==> flow/design.v <==
module hex_display (
    input clk,
    input [15:0]data,
    output [3:0]anodes,
    output [6:0]segments
);
reg [11:0]cnt = 0;
reg [1:0]i = 0;
assign anodes = (4'b1 << i);
always @(posedge clk) begin
    cnt <= cnt + 'b1;
    if (&cnt)
        i <= i + 2'b1;
end
wire [3:0]b = data[i * 4 +: 4];
hex_to_seg hex_to_seg(.data(b), .segments(segments));
endmodule
module hex_to_seg(
    input [3:0]data,
    output reg [6:0]segments
);
always @(*) begin
    case (data)
        4'h0: segments = 7'b1111110;
        4'h1: segments = 7'b0110000;
        4'h2: segments = 7'b1101101;
        4'h3: segments = 7'b1111001;
        4'h4: segments = 7'b0110011;
        4'h5: segments = 7'b1011011;
        4'h6: segments = 7'b1011111;
        4'h7: segments = 7'b1110000;
        4'h8: segments = 7'b1111111;
        4'h9: segments = 7'b1111011;
        4'hA: segments = 7'b1110111;
        4'hB: segments = 7'b0011111;
        4'hC: segments = 7'b1001110;
        4'hD: segments = 7'b0111101;
        4'hE: segments = 7'b1101111;
        4'hF: segments = 7'b1000111;
    endcase
end
endmodule
module ir_rx #(
    parameter CNT_WIDTH = 25
)(
    input clk,
    input rx,
    output rx_edge,
    output reg pulse,
    output reg [CNT_WIDTH-1:0]cnt
);
initial pulse = 1'b0;
initial cnt = 0;
wire rise = ~pulse && rx;
wire fall = pulse && ~rx;
assign rx_edge = rise || fall;
always @(posedge clk) begin
    if (rise)
        pulse <= 1'b1;
    else if (fall)
        pulse <= 1'b0;
    if (rx_edge)
        cnt <= 0;
    else
        cnt <= cnt + 1;
end
endmodule
module top (
    input CLK,
    input IRDA,
    output DS_EN1, DS_EN2, DS_EN3, DS_EN4,
    output DS_A, DS_B, DS_C, DS_D, DS_E, DS_F, DS_G,
    output TXD
);
assign {DS_EN1, DS_EN2, DS_EN3, DS_EN4} = ~anodes;
assign {DS_A, DS_B, DS_C, DS_D, DS_E, DS_F, DS_G} = segments;
reg [15:0]hd_data = 16'b0;
wire [3:0]anodes;
wire [6:0]segments;
hex_display hex_display (
    .clk(CLK),
    .data(hd_data),
    .anodes(anodes),
    .segments(segments)
);
reg uart_start = 1'b0;
reg [7:0]uart_data = 8'b0;
wire uart_idle;
uart_tx #(.BAUDRATE(5_000_000)) uart_tx (
    .clk(CLK),
    .start(uart_start),
    .data(uart_data),
    .idle(uart_idle),
    .q(TXD)
);
reg ir_in = 1'b0;
always @(posedge CLK)
    ir_in <= ~IRDA;
wire ir_edge;
wire ir_pulse;
wire [24:0]ir_cnt;
ir_rx ir_rx (
    .clk(CLK),
    .rx(ir_in),
    .rx_edge(ir_edge),
    .pulse(ir_pulse),
    .cnt(ir_cnt)
);
reg [19:0]ir_cnt_buf = 20'b0;
wire [39:0]dur_chars;
cnt_to_chars ctc(
    .cnt(ir_cnt_buf / 50),
    .chars(dur_chars)
);
reg pulse_buf = 1'b0;
always @(posedge CLK) begin
    if (ir_edge) begin
        ir_cnt_buf <= ir_cnt;
        pulse_buf <= ir_pulse;
    end
end
reg [2:0]idle_cnt = 0;
always @(posedge CLK) begin
    if (uart_idle)
        idle_cnt <= idle_cnt + 1;
    else
        idle_cnt <= 0;
end
reg [2:0]char_cnt = 0;
always @(posedge CLK) begin
    if (ir_edge)
        char_cnt <= 3'h1;
    if (idle_cnt == 3'b111) begin
        if (char_cnt)
            uart_start <= 1'b1;
        case (char_cnt)
        'h0: begin uart_data <= 8'h2b; end
        'h1: begin char_cnt <= 3'h2; uart_data <= pulse_buf ? 8'h2b : 8'h2d; end
        'h2: begin char_cnt <= 3'h3; uart_data <= dur_chars[31:24]; end
        'h3: begin char_cnt <= 3'h4; uart_data <= dur_chars[23:16]; end
        'h4: begin char_cnt <= 3'h5; uart_data <= dur_chars[15:8]; end
        'h5: begin char_cnt <= 3'h6; uart_data <= dur_chars[7:0]; end
        'h6: begin char_cnt <= 3'h7; uart_data <= 8'b00001101; end
        'h7: begin char_cnt <= 3'h0; uart_data <= 8'b00001010; end
        endcase
    end
    else
        uart_start <= 1'b0;
end
endmodule
module cnt_to_chars (
    input [19:0]cnt,
    output [39:0]chars
);
genvar i;
generate
    for (i = 0; i < 5; i = i + 1) begin : genchar
        assign chars[i * 8 +: 8] = ((cnt[i * 4 +: 4] < 10) ? 8'h30 : 8'h57) + cnt[i * 4 +: 4];
    end
endgenerate
endmodule
module uart_tx #(
    parameter BAUDRATE = 9600,
    parameter F_CLK = 50_000_000
) (
    input clk,
    input start,
    input [7:0]data,
    output idle,
    output reg q = 1'b1
);
assign idle = (bit_num == 4'hF);
reg [32:0]cnt = 32'b0;
reg [3:0]bit_num = 4'hF;
wire bit_start = (cnt == (F_CLK / BAUDRATE) - 1);
always @(posedge clk) begin
    if (start && idle)
        cnt <= 32'b0;
    else if (bit_start)
        cnt <= 32'b0;
    else
        cnt <= cnt + 32'b1;
end
always @(posedge clk) begin
    if (start && idle) begin
        bit_num <= 4'h0;
        q <= 1'b0;  
    end
    else if (bit_start) begin
        case (bit_num)
        4'h0: begin bit_num <= 4'h1; q <= data[0]; end
        4'h1: begin bit_num <= 4'h2; q <= data[1]; end
        4'h2: begin bit_num <= 4'h3; q <= data[2]; end
        4'h3: begin bit_num <= 4'h4; q <= data[3]; end
        4'h4: begin bit_num <= 4'h5; q <= data[4]; end
        4'h5: begin bit_num <= 4'h6; q <= data[5]; end
        4'h6: begin bit_num <= 4'h7; q <= data[6]; end
        4'h7: begin bit_num <= 4'h8; q <= data[7]; end
        4'h8: begin bit_num <= 4'h9; q <= 1'b1; end  
        default: begin bit_num <= 4'hF; end
        endcase
    end
end
endmodule
# Tool chain data of top
# The steps from the RTL of top to its reports follow in flow order.
# Lines are those of the file above, counted from 1.
# Cell names lack the library's common part.
# The mark -- stands for no value.
dict set report design {
  top_module {top}
  clock_port {CLK}
  lib {sky130hd}
  lib_corner {tt_025C_1v80}
}

# Word level
# Counts by Yosys on the flattened word-level netlist (proc, flatten, opt, wreduce; memories kept). Register bits leave out memories and registers merged into their read ports (data or address). Print and check cells are left out. Cells with the same type and inputs are merged into one.
# Memory sizes are those after Yosys's memory passes, which may raise the word count (mostly to a power of two), join words into wider ones and drop unused or constant bits.
dict set report bits {
  romBits 112
  inputBits 2
  ff_bits 115
  mem_count 1
}
dict set report classes {
  reduce_and_logical 11
  n_eq 18
  div 1
  n_logic 4
  n_addsub 9
  shift 2
  cmp 4
  n_mux 11
}
# name size width rd write_ports line_no
set memory_table {}
lappend memory_table {{(no name shown)} 16 7 1 0 23} ;# case (data)
# op n
set op_table {}
lappend op_table {{divider 20 x 6 -> 32 bit with constant B} 1}
lappend op_table {{case mux 8 bit (select 8 bit)} 1}
lappend op_table {{case mux 4 bit (select 9 bit)} 1}
lappend op_table {{adder 33 x 1 -> 33 bit with constant B} 1}
lappend op_table {{equality test 33 x 4 -> 1 bit with constant B} 1}
lappend op_table {{adder 8 x 4 -> 8 bit} 4}
lappend op_table {{two-way mux 7 bit} 4}
lappend op_table {{adder 25 x 1 -> 25 bit with constant B} 1}
lappend op_table {{case mux 3 bit (select 7 bit)} 1}
lappend op_table {{indexed select 16 x 5 -> 4 bit with constant A} 1}
lappend op_table {{equality test 4 x 3 -> 1 bit with constant B} 4}
lappend op_table {{< comparator 4 bit with constant B} 4}
lappend op_table {{equality test 3 bit with constant B} 5}
lappend op_table {{adder 12 x 1 -> 12 bit with constant B} 1}
lappend op_table {{AND reduction 12 bit} 1}
lappend op_table {{nonzero test 9 bit} 1}
lappend op_table {{case mux 1 bit (select 9 bit)} 1}
lappend op_table {{two-way mux 3 bit} 3}
lappend op_table {{equality test 4 x 2 -> 1 bit with constant B} 2}
lappend op_table {{equality test 4 bit with constant B} 2}
lappend op_table {{equality test 3 x 2 -> 1 bit with constant B} 2}
lappend op_table {{<< shifter 1 x 2 -> 4 bit with constant A} 1}
lappend op_table {{equality test 4 x 1 -> 1 bit with constant B} 1}
lappend op_table {{inverter 4 bit} 1}
lappend op_table {{zero test 4 bit} 1}
lappend op_table {{logical AND 1 bit} 3}
lappend op_table {{inverter 1 bit} 3}
lappend op_table {{adder 3 x 1 -> 3 bit with constant B} 1}
# Other operator kinds: 7; their cells: 7.

# Longest topological paths
# Depth = most cells in a row (Yosys ltp): at word level without a register or memory, in the mapped netlist without a sequential cell, where the memories' decode and read muxes count.
dict set report depth {
  word_depth 6
  abc_area 0
  ltp_mapped 42
  depth_no_buf 36
}

# Synthesis result
# Source: synth_stat.txt of the flow (Yosys; design flattened, memories mapped). It holds for the ABC_AREA given above (unset counts as 0); a run with the other value may have another netlist.
# type n area_total_um2
set by_type {}
lappend by_type {dfxtp_1 79 1.58E+03}
lappend by_type {edfxtp_1 29 870.835}
lappend by_type {nor2_1 117 439.171}
lappend by_type {xor2_1 41 359.094}
lappend by_type {nand3_1 60 300.288}
lappend by_type {a21oi_1 57 285.274}
lappend by_type {xnor2_1 28 245.235}
lappend by_type {ha_1 18 225.216}
lappend by_type {nand2_1 60 225.216}
lappend by_type {o21ai_0 37 185.178}
lappend by_type {and3_1 26 162.656}
lappend by_type {inv_1 38 142.637}
lappend by_type {o211ai_1 18 135.13}
lappend by_type {clkbuf_1 30 112.608}
lappend by_type {nor3_1 22 110.106}
lappend by_type {a211oi_1 12 90.086}
lappend by_type {nand4_1 14 87.584}
lappend by_type {nor4_1 14 87.584}
# Other cell types: 92; their cells: 309.
dict set report synth_totals {
  area_um2 8309.2
  seq_area_um2 2452.4
  ffs 108
  buf_cells 60
  cells 1009
}
# The figures by module come from a second, unflattened synthesis with its own total; it is not the netlist above.
dict set report unflattened {
  hier_cells 1176
  area_unflattened_um2 9860.7
}
# Rows give one instance, submodules left out.
# module area_um2 instances cells
set by_module {}
lappend by_module {top 5054.8 1 624}
lappend by_module {{uart_tx (BAUDRATE=5000000)} 1886.8 1 224}
lappend by_module {ir_rx 1192.4 1 134}
lappend by_module {cnt_to_chars 774.5 1 105}
lappend by_module {hex_display 670.6 1 57}
lappend by_module {hex_to_seg 281.5 1 32}

# Path before layout
# Source: OpenSTA report_checks on the synthesized netlist (no wires, ideal clock, input and output delay 20% of the period each), path of least setup slack; recovery checks are left aside. Register names are those of the netlist, which keeps one name where synthesis merged equal registers.
dict set report synth_timing {
  kind {reg-to-reg}
  startpoint {register ir_cnt_buf[19]}
  endpoint {register uart_data[1]}
  delay_ns 8.591
  driving_pins 38
  setup_slack_ns -0.490
  setup_time_ns 0.261
  launch_ns 0.000
  arrival_time_ns 8.330
  clock_period_ns 8.1
  synth_period_reached_ns 8.59
}
# "delay_ns" = arrival - input delay + setup time.
# "driving_pins": output pins that drive a net of the path, with the launching flip-flop's if there is one; two outputs of one cell count as two.
# "synth_period_reached_ns" = period - worst setup slack (recovery checks aside). The figure is calculated, with input and output delays left at 20% of the set period.
# Between the ends stands the longest chain of elaborated cells between them, by number of cells; it is not shown to be the way that was timed. Of several equally long chains one is given.
# Each line given opens the expression or statement behind the cell; cells for indexed reads and writes are added by Yosys, which also makes memories of some case tables.
# A register here has more assigning lines than the two given.
dict set report synth_via {
  cell_sequence {edfxtp_1 > buf_6 > or4_1 > nand2_1 > a2bb2oi_1 > a22o_1 > nor2_1 > or3_1 > o21a_1 > buf_2 > o2111ai_1 > o211ai_1 > and3_1 > or3_1 > buf_2 > a32o_1 > or4_4 > or3_1 > (+2 left out) > buf_2 > a311o_1 > o21a_1 > buf_6 > xor2_4 > nor4b_2 > a32oi_2 > a31oi_2 > o22ai_1 > a31oi_1 > mux2i_1 > o211ai_1 > ha_1 > inv_1 > fa_1 > nand2b_1 > a21oi_1 > a221o_1}
  elab_chain_cells 5
}
# element line_no
set synth_rtl {}
lappend synth_rtl {{start: declaration} 109} ;# reg [19:0]ir_cnt_buf = 20'b0;
lappend synth_rtl {{start: assignment} 118} ;# ir_cnt_buf <= ir_cnt;
lappend synth_rtl {{divider 20 x 6 -> 32 bit} 112} ;# .cnt(ir_cnt_buf / 50),
lappend synth_rtl {{< comparator 4 bit} 158} ;# assign chars[i * 8 +: 8] = ((cnt[i * 4 +: 4] < 10) ? 8'h30 : 8'h57) + cnt[i * 4 +: 4];
lappend synth_rtl {{two-way mux 7 bit} 158}
lappend synth_rtl {{adder 8 x 4 -> 8 bit} 158}
lappend synth_rtl {{case mux 8 bit (select 8 bit)} 136} ;# case (char_cnt)
lappend synth_rtl {{end: assignment} 137} ;# 'h0: begin uart_data <= 8'h2b; end
lappend synth_rtl {{end: assignment} 138} ;# 'h1: begin char_cnt <= 3'h2; uart_data <= pulse_buf ? 8'h2b : 8'h2d; end
lappend synth_rtl {{end: declaration} 87} ;# reg [7:0]uart_data = 8'b0;

# Worst path after layout
# From the final timing report of flow run A: the path of least setup slack in the routed layout; clock arrival at registers is part of the times.
dict set report layout_timing {
  kind {reg-to-reg}
  startpoint {register ir_cnt_buf[16]}
  endpoint {register uart_data[1]}
  arrival_time_ns 8.92
  driving_pins 37
  setup_slack_ns -2.98
  setup_time_ns 0.24
  launch_ns 0.34
  clock_period_ns 5.85
}
# Between the ends stands the longest chain of elaborated cells between them, by number of cells; it is not shown to be the way that was timed. Of several equally long chains one is given.
# A register here has more assigning lines than the two given.
dict set report layout_via {
  cell_sequence {edfxtp_1 > buf_4 > or4b_1 > o311ai_1 > a22oi_2 > buf_4 > o21ai_4 > a21oi_4 > maj3_2 > o311a_1 > o22ai_2 > o211ai_1 > and3_4 > or3_4 > a32o_2 > or4_4 > or3_1 > o32ai_4 > buf_4 > nor4_2 > nand3b_1 > o21a_4 > a2111o_1 > nand3_2 > o21ai_4 > buf_4 > a31oi_4 > xor2_1 > nand4b_1 > o22a_1 > o211ai_1 > ha_1 > inv_1 > fa_1 > nand2b_1 > a21oi_1 > a221o_1}
  elab_chain_cells 5
}
# element line_no
set layout_rtl {}
lappend layout_rtl {{start: declaration} 109} ;# reg [19:0]ir_cnt_buf = 20'b0;
lappend layout_rtl {{start: assignment} 118} ;# ir_cnt_buf <= ir_cnt;
lappend layout_rtl {{divider 20 x 6 -> 32 bit} 112} ;# .cnt(ir_cnt_buf / 50),
lappend layout_rtl {{< comparator 4 bit} 158} ;# assign chars[i * 8 +: 8] = ((cnt[i * 4 +: 4] < 10) ? 8'h30 : 8'h57) + cnt[i * 4 +: 4];
lappend layout_rtl {{two-way mux 7 bit} 158}
lappend layout_rtl {{adder 8 x 4 -> 8 bit} 158}
lappend layout_rtl {{case mux 8 bit (select 8 bit)} 136} ;# case (char_cnt)
lappend layout_rtl {{end: assignment} 137} ;# 'h0: begin uart_data <= 8'h2b; end
lappend layout_rtl {{end: assignment} 138} ;# 'h1: begin char_cnt <= 3'h2; uart_data <= pulse_buf ? 8'h2b : 8'h2d; end
lappend layout_rtl {{end: declaration} 87} ;# reg [7:0]uart_data = 8'b0;

Hand-over note for top

Measured results for top: 2 stored runs of the Yosys and OpenROAD flow on sky130hd. The settings differ; the order carries no meaning. The constraints put input and output delay at 20% of the set period each and load the outputs with 0.01 pF.
By "clock_period_reached_ns" is meant the clock period of the run minus its worst setup slack. This is arithmetic on one report: input and output delays are still those of the set period (20% each).
By "timing.worst_path_ns" is meant the share of the clock period that the worst setup path is allowed (20% is reserved at inputs, 20% at outputs), minus its slack. Clock arrival times at its registers enter into it.

[flow] flow run A: files
==> flow/run.sh <==
#!/bin/bash
# the make line also repeats the synthesis and layout settings of config.mk as NAME=value (left out here)
make -C /OpenROAD-flow-scripts/flow DESIGN_CONFIG=/design/flow/config.mk WORK_HOME=/design/flow/orfs CLKGATE_MAP_FILE= finish
==> flow/config.mk <==
export PLATFORM = sky130hd
export DESIGN_NAME = top
export DESIGN_NICKNAME = top
export VERILOG_FILES = /design/flow/design.v
export SDC_FILE = /design/flow/constraint.sdc
export NUM_CORES = 4
export LEC_CHECK = 0
export CAP_MARGIN = 25
export CELL_PAD_IN_SITES_DETAIL_PLACEMENT = 0
export CELL_PAD_IN_SITES_GLOBAL_PLACEMENT = 1
export CORE_ASPECT_RATIO = 1.65
export CORE_MARGIN = 2
export CORE_UTILIZATION = 39
export PLACE_DENSITY_LB_ADDON = 0.26
export SETUP_SLACK_MARGIN = 0.93
export SLEW_MARGIN = 5
export TNS_END_PERCENT = 45
==> flow/constraint.sdc <==
create_clock -name core_clock -period 5.85 [get_ports {CLK}]
set_input_delay 1.1700 -clock core_clock [delete_from_list [all_inputs] [get_ports {CLK}]]
set_output_delay 1.1700 -clock core_clock [all_outputs]
set_load 0.01 [all_outputs]

[flow] flow run A: metrics
[metrics] clock_period_reached_ns = 8.828
[metrics] final_setup_ws_ns = -2.978
[metrics] final_setup_tns_ns = -18.942
[metrics] post_route_util_frac = 0.529
[metrics] post_synth_area_um2 = 8309.2
[metrics] cell_area_final_um2 = 11066.9
[metrics] total_die_area_um2 = 22526.5
[metrics] timing.worst_path_ns = 8.83
[metrics] critical_path_type = reg-to-reg
[metrics] ws_hold_ns = 0.424

[flow] flow run B: files
==> flow/run.sh <==
#!/bin/bash
# the make line also repeats the synthesis and layout settings of config.mk as NAME=value (left out here)
make -C /OpenROAD-flow-scripts/flow DESIGN_CONFIG=/design/flow/config.mk WORK_HOME=/design/flow/orfs CLKGATE_MAP_FILE= finish
==> flow/config.mk <==
export PLATFORM = sky130hd
export DESIGN_NAME = top
export DESIGN_NICKNAME = top
export VERILOG_FILES = /design/flow/design.v
export SDC_FILE = /design/flow/constraint.sdc
export NUM_CORES = 4
export LEC_CHECK = 0
export CAP_MARGIN = 20
export CELL_PAD_IN_SITES_GLOBAL_PLACEMENT = 1
export CORE_ASPECT_RATIO = 0.96
export CORE_MARGIN = 3
export CORE_UTILIZATION = 37
export GPL_ROUTABILITY_DRIVEN = 1
export HOLD_SLACK_MARGIN = 0.25
export PLACE_DENSITY = 0.63
export SLEW_MARGIN = 15
export TNS_END_PERCENT = 75
==> flow/constraint.sdc <==
create_clock -name core_clock -period 9.63 [get_ports {CLK}]
set_input_delay 1.9260 -clock core_clock [delete_from_list [all_inputs] [get_ports {CLK}]]
set_output_delay 1.9260 -clock core_clock [all_outputs]
set_load 0.01 [all_outputs]

[flow] flow run B: metrics
[metrics] ws_hold_ns = 0.426
[metrics] cell_area_final_um2 = 9744.4
[metrics] clock_period_reached_ns = 9.277
[metrics] final_setup_tns_ns = 0.000
[metrics] total_die_area_um2 = 24291.6
[metrics] timing.worst_path_ns = 9.28
[metrics] critical_path_type = reg-to-reg
[metrics] final_setup_ws_ns = 0.353
[metrics] post_synth_area_um2 = 8309.2
[metrics] post_route_util_frac = 0.443

End of note.
